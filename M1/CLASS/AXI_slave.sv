==> flow/design.v <==
interface axi_if (input logic ACLK, input logic ARESETn);
  logic [3:0] AWADDR;
  logic                  AWVALID;
  logic                  AWREADY;
  logic [31:0] WDATA;
  logic [3:0] WSTRB;
  logic                  WVALID;
  logic                  WREADY;
  logic                  BVALID;
  logic                  BREADY;
  logic [3:0] ARADDR;
  logic                  ARVALID;
  logic                  ARREADY;
  logic [31:0] RDATA;
  logic                  RVALID;
  logic                  RREADY;
  modport DUT (input ACLK, input ARESETn,
               input AWADDR, input AWVALID, output AWREADY,
               input WDATA, input WSTRB, input WVALID, output WREADY,
               output BVALID, input BREADY,
               input ARADDR, input ARVALID, output ARREADY,
               output RDATA, output RVALID, input RREADY);
  modport TB (input ACLK, input ARESETn,
              output AWADDR, output AWVALID, input AWREADY,
              output WDATA, output WSTRB, output WVALID, input WREADY,
              input BVALID, output BREADY,
              output ARADDR, output ARVALID, input ARREADY,
              input RDATA, input RVALID,output RREADY);
endinterface
module axi_lite_slave #(
    parameter ADDR_WIDTH = 4,
    parameter DATA_WIDTH = 32
)(
    input  logic                    ACLK,
    input  logic                    ARESETn,
    input  logic [ADDR_WIDTH-1:0]   AWADDR,
    input  logic                    AWVALID,
    output logic                    AWREADY,
    input  logic [DATA_WIDTH-1:0]   WDATA,
    input  logic [(DATA_WIDTH/8)-1:0] WSTRB,
    input  logic                    WVALID,
    output logic                    WREADY,
    output logic                    BVALID,
    input  logic                    BREADY,
    input  logic [ADDR_WIDTH-1:0]   ARADDR,
    input  logic                    ARVALID,
    output logic                    ARREADY,
    output logic [DATA_WIDTH-1:0]   RDATA,
    output logic                    RVALID,
    input  logic                    RREADY
);
  logic [DATA_WIDTH-1:0] reg_file [0:3];
  logic [ADDR_WIDTH-1:0] awaddr_latched;
  always_ff @(posedge ACLK or negedge ARESETn) begin
    if (!ARESETn) begin
      AWREADY <= 0;
      WREADY  <= 0;
      BVALID  <= 0;
    end else begin
      if (!AWREADY && AWVALID)
        AWREADY <= 1;
      if (!WREADY && WVALID)
        WREADY <= 1;
      if (AWVALID && AWREADY && WVALID && WREADY) begin
        AWREADY <= 0;
        WREADY  <= 0;
        awaddr_latched = AWADDR;
        for (int i = 0; i < 4; i++) begin
          if (WSTRB[i]) begin
            reg_file[awaddr_latched[3:2]][8*i +: 8] <= WDATA[8*i +: 8];
          end
        end
        BVALID <= 1;  
      end
      if (BVALID && BREADY)
        BVALID <= 0;
    end
  end
  always_ff @(posedge ACLK or negedge ARESETn) begin
    if (!ARESETn) begin
      ARREADY <= 0;
      RVALID  <= 0;
      RDATA   <= 0;
    end else begin
      if (!ARREADY && ARVALID)
        ARREADY <= 1;
      if (ARVALID && ARREADY) begin
        ARREADY <= 0;
        RDATA   <= reg_file[ARADDR[3:2]];
        RVALID  <= 1;
      end
      if (RVALID && RREADY)
        RVALID <= 0;
    end
  end
endmodule
From RTL to reports: axi_lite_slave:

What the tools print for axi_lite_slave, step after step.
Lines are those of the file above, counted from 1.
Library cell names are shortened.
A cell with n/a has no value.

* design top: axi_lite_slave
* clock port: ACLK
* library: sky130hd
* corner: tt_025C_1v80

Elaborated design:

Counts by Yosys on the flattened word-level netlist (proc, flatten, opt, wreduce). Print and check cells are left out. Cells with the same type and inputs are merged into one.

* elaborated cells: 74
* register bits: 165
* output and inout bits: 37

* reductions and logical operators: 35
* muxes and demuxes: 11
* equality and inequality tests: 6

Operators by type and width (number)
* case mux 32 bit (select 4 bit): 1
* AND reduction 4 bit: 16
* nonzero test 2 bit: 5
* 2-to-1 mux 1 bit: 10
* logical AND 1 bit: 9
* equality test 2 bit with constant B: 4
* equality test 2 x 1 -> 1 bit with constant B: 2
* zero test 2 bit: 2
* zero test 1 bit: 3

Longest topological paths:

Longest topological path by Yosys (ltp), each cell counted once; first at word level (registers and memories cut), then after technology mapping (sequential cells cut; the memories' decode and read muxes count).

* word-level depth: 5
* ABC_AREA: 0
* mapped depth: 4
* depth with buffers taken out: 2

Synthesis result:

The flow's flattened synthesis, as Yosys stat reports it; memories are mapped. The netlist is that of the ABC_AREA named above (0 if unset); the other value can give another one.
The area totals of this step are shown rounded.

Cell types
* edfxtp_1: number 128, total area 3.84E+03 um^2
* dfrtp_1: number 37, total area 925.888 um^2
* mux4_2: number 30, total area 675.648 um^2
* mux2_4: number 30, total area 450.432 um^2
* nor4_1: number 16, total area 100.096 um^2
* buf_12: number 3, total area 60.058 um^2
* mux4_1: number 2, total area 52.55 um^2
* mux2_2: number 2, total area 22.522 um^2
* mux2i_1: number 2, total area 20.019 um^2
* nand2_1: number 5, total area 18.768 um^2
* buf_2: number 3, total area 15.014 um^2
* clkbuf_1: number 4, total area 15.014 um^2
* o21a_1: number 2, total area 15.014 um^2
* buf_1: number 3, total area 11.261 um^2
* buf_6: number 1, total area 11.261 um^2
* xor2_1: number 1, total area 8.758 um^2
* inv_1: number 2, total area 7.507 um^2
* and2_1: number 1, total area 6.256 um^2
* nand4_1: number 1, total area 6.256 um^2

* cells in the netlist: 273
* buffers: 14
* chip area (Yosys): 6266 um^2
* area of sequential cells: 4770 um^2
* mapped flip-flops: 165

Timing after synthesis:

Path of least setup slack by OpenSTA after synthesis, without wires, with an ideal clock, recovery checks aside; 20% of the period is set as input and as output delay. Where synthesis merged equal registers, the netlist keeps one of their names.

* path type: input -> register
* start: input WVALID
* end: register reg_file[1][0]
* delay of the path: 1.816 ns
* buffers on the path: 1
* external input delay: 0.520 ns
* setup slack: 0.264 ns
* clock period: 2.6 ns
* required time: 2.205 ns
* data arrival time: 1.941 ns
* stages on the path: 3
* time at the first pin: 0.520 ns
* period reached after synthesis: 2.336 ns

"delay of the path" = arrival - input delay + setup time.
"stages on the path" counts driving pins, that of a launching flip-flop among them; a cell with two outputs on the path counts twice.
"period reached after synthesis" is the clock period less the worst setup slack; recovery checks do not enter. This is arithmetic on one report: input and output delays are still those of the set period (20% each).
The rows between start and end are the longest chain of elaborated cells between them; the timing report does not say that the signal goes this way. Where chains are equally long, one stands for them.
A line is the first line of the expression or statement that the cell stems from. Yosys adds cells for indexed reads and writes and turns some case tables into memories.
Where a signal picks the word or bit written, the line may be left out of the assigning lines.

* cell sequence: nand4_1 > clkbuf_1 > nor4_1
* length of the longest elaborated chain: 3

Ends and longest elaborated chain, after synthesis
* start, declared: RTL line 41 `input  logic                    WVALID,`
* logical AND 1 bit (2 in a row): RTL line 64 `if (AWVALID && AWREADY && WVALID && WREADY) begin`
* AND reduction 4 bit
* end, declared: RTL line 52 `logic [DATA_WIDTH-1:0] reg_file [0:3];`

Timing after layout:

Path of least setup slack in the final report of stored run 1 (OpenROAD, finished layout, wires in). Where an end is a register, its clock arrival counts in the times.

* path type: input -> register
* start: input AWVALID
* end: register reg_file[3][12]
* data arrival time: 2.03 ns
* stages on the path: 5
* time at the first pin: 0.44 ns
* setup slack: 0.27 ns
* clock period: 2.19 ns
* buffers on the path: 3
* required time: 2.30 ns
* external input delay: 0.44 ns

The rows between start and end are the longest chain of elaborated cells between them; the timing report does not say that the signal goes this way. Where chains are equally long, one stands for them.
Where a signal picks the word or bit written, the line may be left out of the assigning lines.

* cell sequence: clkdlybuf4s50_1 > nand4_1 > buf_4 > nor4_1 > buf_4
* length of the longest elaborated chain: 4

Ends and longest elaborated chain, post-layout
* start, declared: RTL line 37 `input  logic                    AWVALID,`
* logical AND 1 bit (3 in a row): RTL line 64 `if (AWVALID && AWREADY && WVALID && WREADY) begin`
* AND reduction 4 bit
* end, declared: RTL line 52 `logic [DATA_WIDTH-1:0] reg_file [0:3];`

Appendix: measured runs

Settings and measured results of 2 stored flow runs for module axi_lite_slave (sky130hd), not sorted in any way. The constraints put input and output delay at 20% of the set period each and load the outputs with 0.01 pF.
"clock period reached" = clock period - worst setup slack. The figure is calculated, with input and output delays left at 20% of the set period.
"worst setup path time" is the time allowed to the run's worst setup path (the clock period less input and output delay, where it has them) less its slack. Clock arrival times count: a late capture clock shortens it, a late launch clock lengthens it.
"power" is the tool's figure for a default switching activity; nothing was simulated.
Results are given in rounded form.

### Stored run 1

Settings: `period_ns=2.19`, `CORE_UTILIZATION=57`, `SETUP_SLACK_MARGIN=0.23`, `PLACE_DENSITY_LB_ADDON=0.23`, `HOLD_SLACK_MARGIN=-0.1`, `CORE_ASPECT_RATIO=0.86`, `TNS_END_PERCENT=50`, `GPL_TIMING_DRIVEN=1`, `GPL_ROUTABILITY_DRIVEN=0`, `MIN_ROUTING_LAYER=met2`, `MAX_ROUTING_LAYER=met5`, `CAP_MARGIN=20`, `CORE_MARGIN=2`, `SLEW_MARGIN=20`

- Synthesis area: 6,266 um^2
- Total die area: 11,850 um^2
- Standard-cell area after routing: 8,034 um^2
- Final design utilization: 74.9%
- Setup slack of the worst path: 0.271 ns
- Total negative setup slack: 0.000 ns
- Power: 8,783 uW
- Clock period reached: 1.919 ns
- Worst setup path time: 1.48 ns
- Worst setup path type: input -> register

### Stored run 2

Settings: `period_ns=1.56`, `CORE_UTILIZATION=33`, `SETUP_SLACK_MARGIN=0.12`, `PLACE_DENSITY_LB_ADDON=0.07`, `HOLD_SLACK_MARGIN=0.12`, `TNS_END_PERCENT=30`, `GPL_ROUTABILITY_DRIVEN=1`, `CTS_CLUSTER_DIAMETER=39`, `MAX_ROUTING_LAYER=met4`, `CAP_MARGIN=20`, `CORE_MARGIN=2`, `SLEW_MARGIN=20`

- Synthesis area: 6,266 um^2
- Total die area: 20,110 um^2
- Standard-cell area after routing: 8,637 um^2
- Final design utilization: 46.3%
- Setup slack of the worst path: 0.013 ns
- Total negative setup slack: 0.000 ns
- Power: 12,290 uW
- Clock period reached: 1.547 ns
- Worst setup path time: 1.24 ns
- Worst setup path type: input -> register
